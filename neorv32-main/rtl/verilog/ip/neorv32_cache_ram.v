==> flow/design.v <==
module neorv32_cache_ram #(
  parameter TAG_WIDTH = 26,  
  parameter IDX_WIDTH = 2,   
  parameter OFS_WIDTH = 6    
)(
  input         clk_i,      
  input  [31:0] addr_i,     
  input         tag_we_i,   
  output [31:0] tag_o,      
  input  [3:0]  data_we_i,  
  input  [31:0] data_i,     
  output [31:0] data_o      
);
  reg [TAG_WIDTH-1:0] tag_ram [2**IDX_WIDTH-1:0];
  reg [TAG_WIDTH-1:0] tag_rd;
  always @(posedge clk_i) begin
    if (tag_we_i) begin
      tag_ram[addr_i[31-TAG_WIDTH:2+OFS_WIDTH]] <= addr_i[31:31-(TAG_WIDTH-1)];
    end
    tag_rd <= tag_ram[addr_i[31-TAG_WIDTH:2+OFS_WIDTH]];
  end
  assign tag_o = {{32-TAG_WIDTH{1'b0}}, tag_rd};
  localparam DATA_AWIDTH = (IDX_WIDTH+OFS_WIDTH)-2;
  wire [DATA_AWIDTH-1:0] data_addr = addr_i[IDX_WIDTH+OFS_WIDTH+1:2];
  reg [7:0] ram_b0 [2**DATA_AWIDTH-1:0];
  reg [7:0] ram_b1 [2**DATA_AWIDTH-1:0];
  reg [7:0] ram_b2 [2**DATA_AWIDTH-1:0];
  reg [7:0] ram_b3 [2**DATA_AWIDTH-1:0];
  reg [31:0] rdata;
  always @(posedge clk_i) begin
    if (data_we_i[0]) ram_b0[data_addr] <= data_i[7:0];
    if (data_we_i[1]) ram_b1[data_addr] <= data_i[15:8];
    if (data_we_i[2]) ram_b2[data_addr] <= data_i[23:16];
    if (data_we_i[3]) ram_b3[data_addr] <= data_i[31:24];
    rdata <= {ram_b3[data_addr], ram_b2[data_addr], ram_b1[data_addr], ram_b0[data_addr]};
  end
  assign data_o = rdata;
endmodule
From RTL to reports: neorv32_cache_ram
The steps from the RTL of neorv32_cache_ram to its reports follow in flow order. Lines are those of the file above, counted from 1. Cell names lack the library's common part. The mark - stands for no value.

Top: neorv32_cache_ram. Clock input: clk_i. Library: sky130hd. Library corner: tt_025C_1v80.

Elaborated design
Counts by Yosys on the flattened word-level netlist (proc, flatten, opt, wreduce; memories kept). Register bits leave out memories and registers merged into their read ports (data or address); mux counts leave out enables and synchronous resets folded into registers. Print and check cells are left out. Cells with the same type and inputs are merged into one. Yosys's memory passes give these memory sizes; they may raise the number of words (mostly to a power of two), join words into wider ones and drop unused or constant bits.

The entry for add/sub/neg operators reads 0. For multipliers the number is 0. For div/mod/pow operators the number is 0. The figure for order comparisons is 0. The entry for equality and inequality tests reads 0. Under shifts and indexed selects stands 0. Muxes and demuxes: 15. The entry for bitwise operators reads 0. The entry for reductions and logical operators reads 0.

Operator list (number): 2-to-1 mux 8 bit (4); 2-to-1 mux 26 bit (1); 2-to-1 mux 6 bit (4); 2-to-1 mux 1 bit (5); 2-to-1 mux 2 bit (1).

The figure for bits in registers is 0. The entry for latch bits reads 0. Under bits in writable memories stands 2152. The entry for memory bits (read-only) reads 0. The entry for clocked read ports x word width reads 58. Under memories kept stands 5. Under input port bits stands 70. The figure for output and inout bits is 64. For elaborated cells the number is 20.

Memories: ram_b0 (depth 64, width 8, rd ports 1, wr ports 1, RTL line 25) `reg [7:0] ram_b0 [2**DATA_AWIDTH-1:0];`; ram_b1 (depth 64, width 8, rd ports 1, wr ports 1, RTL line 26) `reg [7:0] ram_b1 [2**DATA_AWIDTH-1:0];`; ram_b2 (depth 64, width 8, rd ports 1, wr ports 1, RTL line 27) `reg [7:0] ram_b2 [2**DATA_AWIDTH-1:0];`; ram_b3 (depth 64, width 8, rd ports 1, wr ports 1, RTL line 28) `reg [7:0] ram_b3 [2**DATA_AWIDTH-1:0];`; tag_ram (depth 4, width 26, rd ports 1, wr ports 1, RTL line 14) `reg [TAG_WIDTH-1:0] tag_ram [2**IDX_WIDTH-1:0];`.

Logic depth
Depth = most cells in a row (Yosys ltp): at word level without a register or memory, in the mapped netlist without a sequential cell, where the memories' decode and read muxes count.

Under word-level depth stands 1. For ABC_AREA the number is 1. Gate-level depth with buffers: 12.

Netlist
The flow's flattened synthesis, as Yosys stat reports it; memories are mapped. The netlist is that of the ABC_AREA named above (0 if unset); the other value can give another one. Totals and module areas in this step are rounded.

Cells by type (number): edfxtp_1 (2152); nand2_1 (1959); inv_1 (1255); nand3_1 (648); nor2_1 (684); o211ai_1 (288); o21ai_0 (296); dfxtp_1 (58); buf_2 (229); or2_2 (173); o21ai_1 (88); buf_4 (58); clkbuf_1 (110); a22oi_1 (42); or2_1 (41); buf_6 (9); nor2_4 (6); or2_0 (10).

Other cell types: 8; their cells: 29.

Under standard cells after synthesis stands 8135. The entry for synthesis area reads 91800 um^2. Under sequential part of the area stands 65800 um^2. Flip-flops: 2210.

Timing after synthesis
Source: OpenSTA report_checks on the synthesized netlist (no wires, ideal clock, input and output delay 20% of the period each), path of least setup slack; recovery checks are left aside. Register names are those of the netlist, which keeps one name where synthesis merged equal registers.

Path kind: input to register. Start point: input addr_i[6]. End point: memory tag_ram[2][0]. For period the number is 3.5 ns. The figure for external input delay is 0.700 ns. Setup time: 0.409 ns. Under data arrival time stands 2.177 ns. Under data required time stands 3.091 ns. Under path slack stands 0.914 ns. For path delay the number is 1.886 ns. The figure for stages is 4. For synthesis period reached the number is 2.586 ns.

"path delay" is the arrival time less input delay plus setup time. "stages" counts driving pins, that of a launching flip-flop among them; a cell with two outputs on the path counts twice. "synthesis period reached" is the clock period less the worst setup slack; recovery checks do not enter. This is arithmetic on one report: input and output delays are still those of the set period (20% each). Between the ends stands the longest chain of elaborated cells between them, by number of cells; it is not shown to be the way that was timed. Of several equally long chains one is given. Each line given opens the expression or statement behind the cell; cells for indexed reads and writes are added by Yosys, which also makes memories of some case tables. The path ends at the enable pin of a flip-flop; only ways to that pin are counted.

Cells stage by stage: inv_1 > nor2_2 > inv_1 > nor2_1. Under cells in the longest elaborated chain stands 1. The entry for elaborated cells between the ends (all ways) reads 1. Classes of those cells: 1 x mux.

Ends and longest elaborated chain, post-synthesis: start: declaration (RTL line 7) `input  [31:0] addr_i,`; 2-to-1 mux 2 bit (RTL line 17) `if (tag_we_i) begin`; end: declaration (RTL line 14) `reg [TAG_WIDTH-1:0] tag_ram [2**IDX_WIDTH-1:0];`.

Timing after layout
Path of least setup slack in the final report of stored run 1 (OpenROAD, finished layout, wires in). Where an end is a register, its clock arrival counts in the times.

Path kind: input to register. Start point: input addr_i[2]. End point: register rdata[10]. For period the number is 1.79 ns. The figure for external input delay is 0.36 ns. Setup time: 0.13 ns. Under data arrival time stands 2.87 ns. Under data required time stands 2.52 ns. Under path slack stands -0.35 ns. The figure for stages is 12.

Cells stage by stage: buf_12 > inv_16 > buf_12 > buf_12 > buf_4 > nand2_1 > nand3_1 > nand2_1 > o21ai_1 > nand3_1 > nor2_1 > nor2_1.

Ends and longest elaborated chain, post-layout: start: declaration (RTL line 7) `input  [31:0] addr_i,`; end: declaration (RTL line 29) `reg [31:0] rdata;`.

No chain of elaborated cells between the ends is given.

--- measured runs ---
Module neorv32_cache_ram, platform sky130hd: 2 stored runs of the flow (Yosys, OpenROAD) with differing settings, in no particular order. Input and output delays are each 20% of the period that was set; the output load is 0.01 pF. "clock period achieved": clock period set for the run, less the worst setup slack. It is reckoned from that one timing run; input and output delays stay at 20% of the period that was set. By "allowed time less slack (worst setup path)" is meant the share of the clock period that the worst setup path is allowed (20% is reserved at inputs, 20% at outputs), minus its slack. Clock arrival times at its registers enter into it. By "power consumption" is meant OpenSTA's value without simulated activity: inputs other than the clock are taken to toggle once in ten clock periods, and the tool carries that through the logic. The results are shown rounded.

Stored run 1 has these settings: period_ns 1.79; CORE_UTILIZATION 72; PLACE_DENSITY_LB_ADDON 0.24; CORE_MARGIN 8; ABC_AREA 1; GPL_ROUTABILITY_DRIVEN 0; CAP_MARGIN 10; SLEW_MARGIN 20. The measured worst-case hold slack is -0.002 ns. For the allowed time less slack (worst setup path) the run shows 1.78 ns. Critical path type: input to register. The post-layout utilization comes to 0.88. The netlist area reported by Yosys is 91800 um^2. The measured smallest setup slack is -0.346 ns. The total negative slack on setup checks is -130 ns. For the power consumption the run shows 111 mW. The standard-cell area after routing stands at 112000 um^2. The die footprint stands at 139000 um^2. For the clock period achieved the run shows 2.136 ns.

Stored run 2 has these settings: period_ns 4.52; CORE_UTILIZATION 51; CORE_ASPECT_RATIO 1.29; CELL_PAD_IN_SITES_GLOBAL_PLACEMENT 1; CELL_PAD_IN_SITES_DETAIL_PLACEMENT 2; ABC_AREA 0; CTS_CLUSTER_DIAMETER 277; CAP_MARGIN 30; MAX_ROUTING_LAYER met4; CORE_MARGIN 2; SLEW_MARGIN 20. Outcome: unfinished; error DPL-0033 in placement.
--- end ---
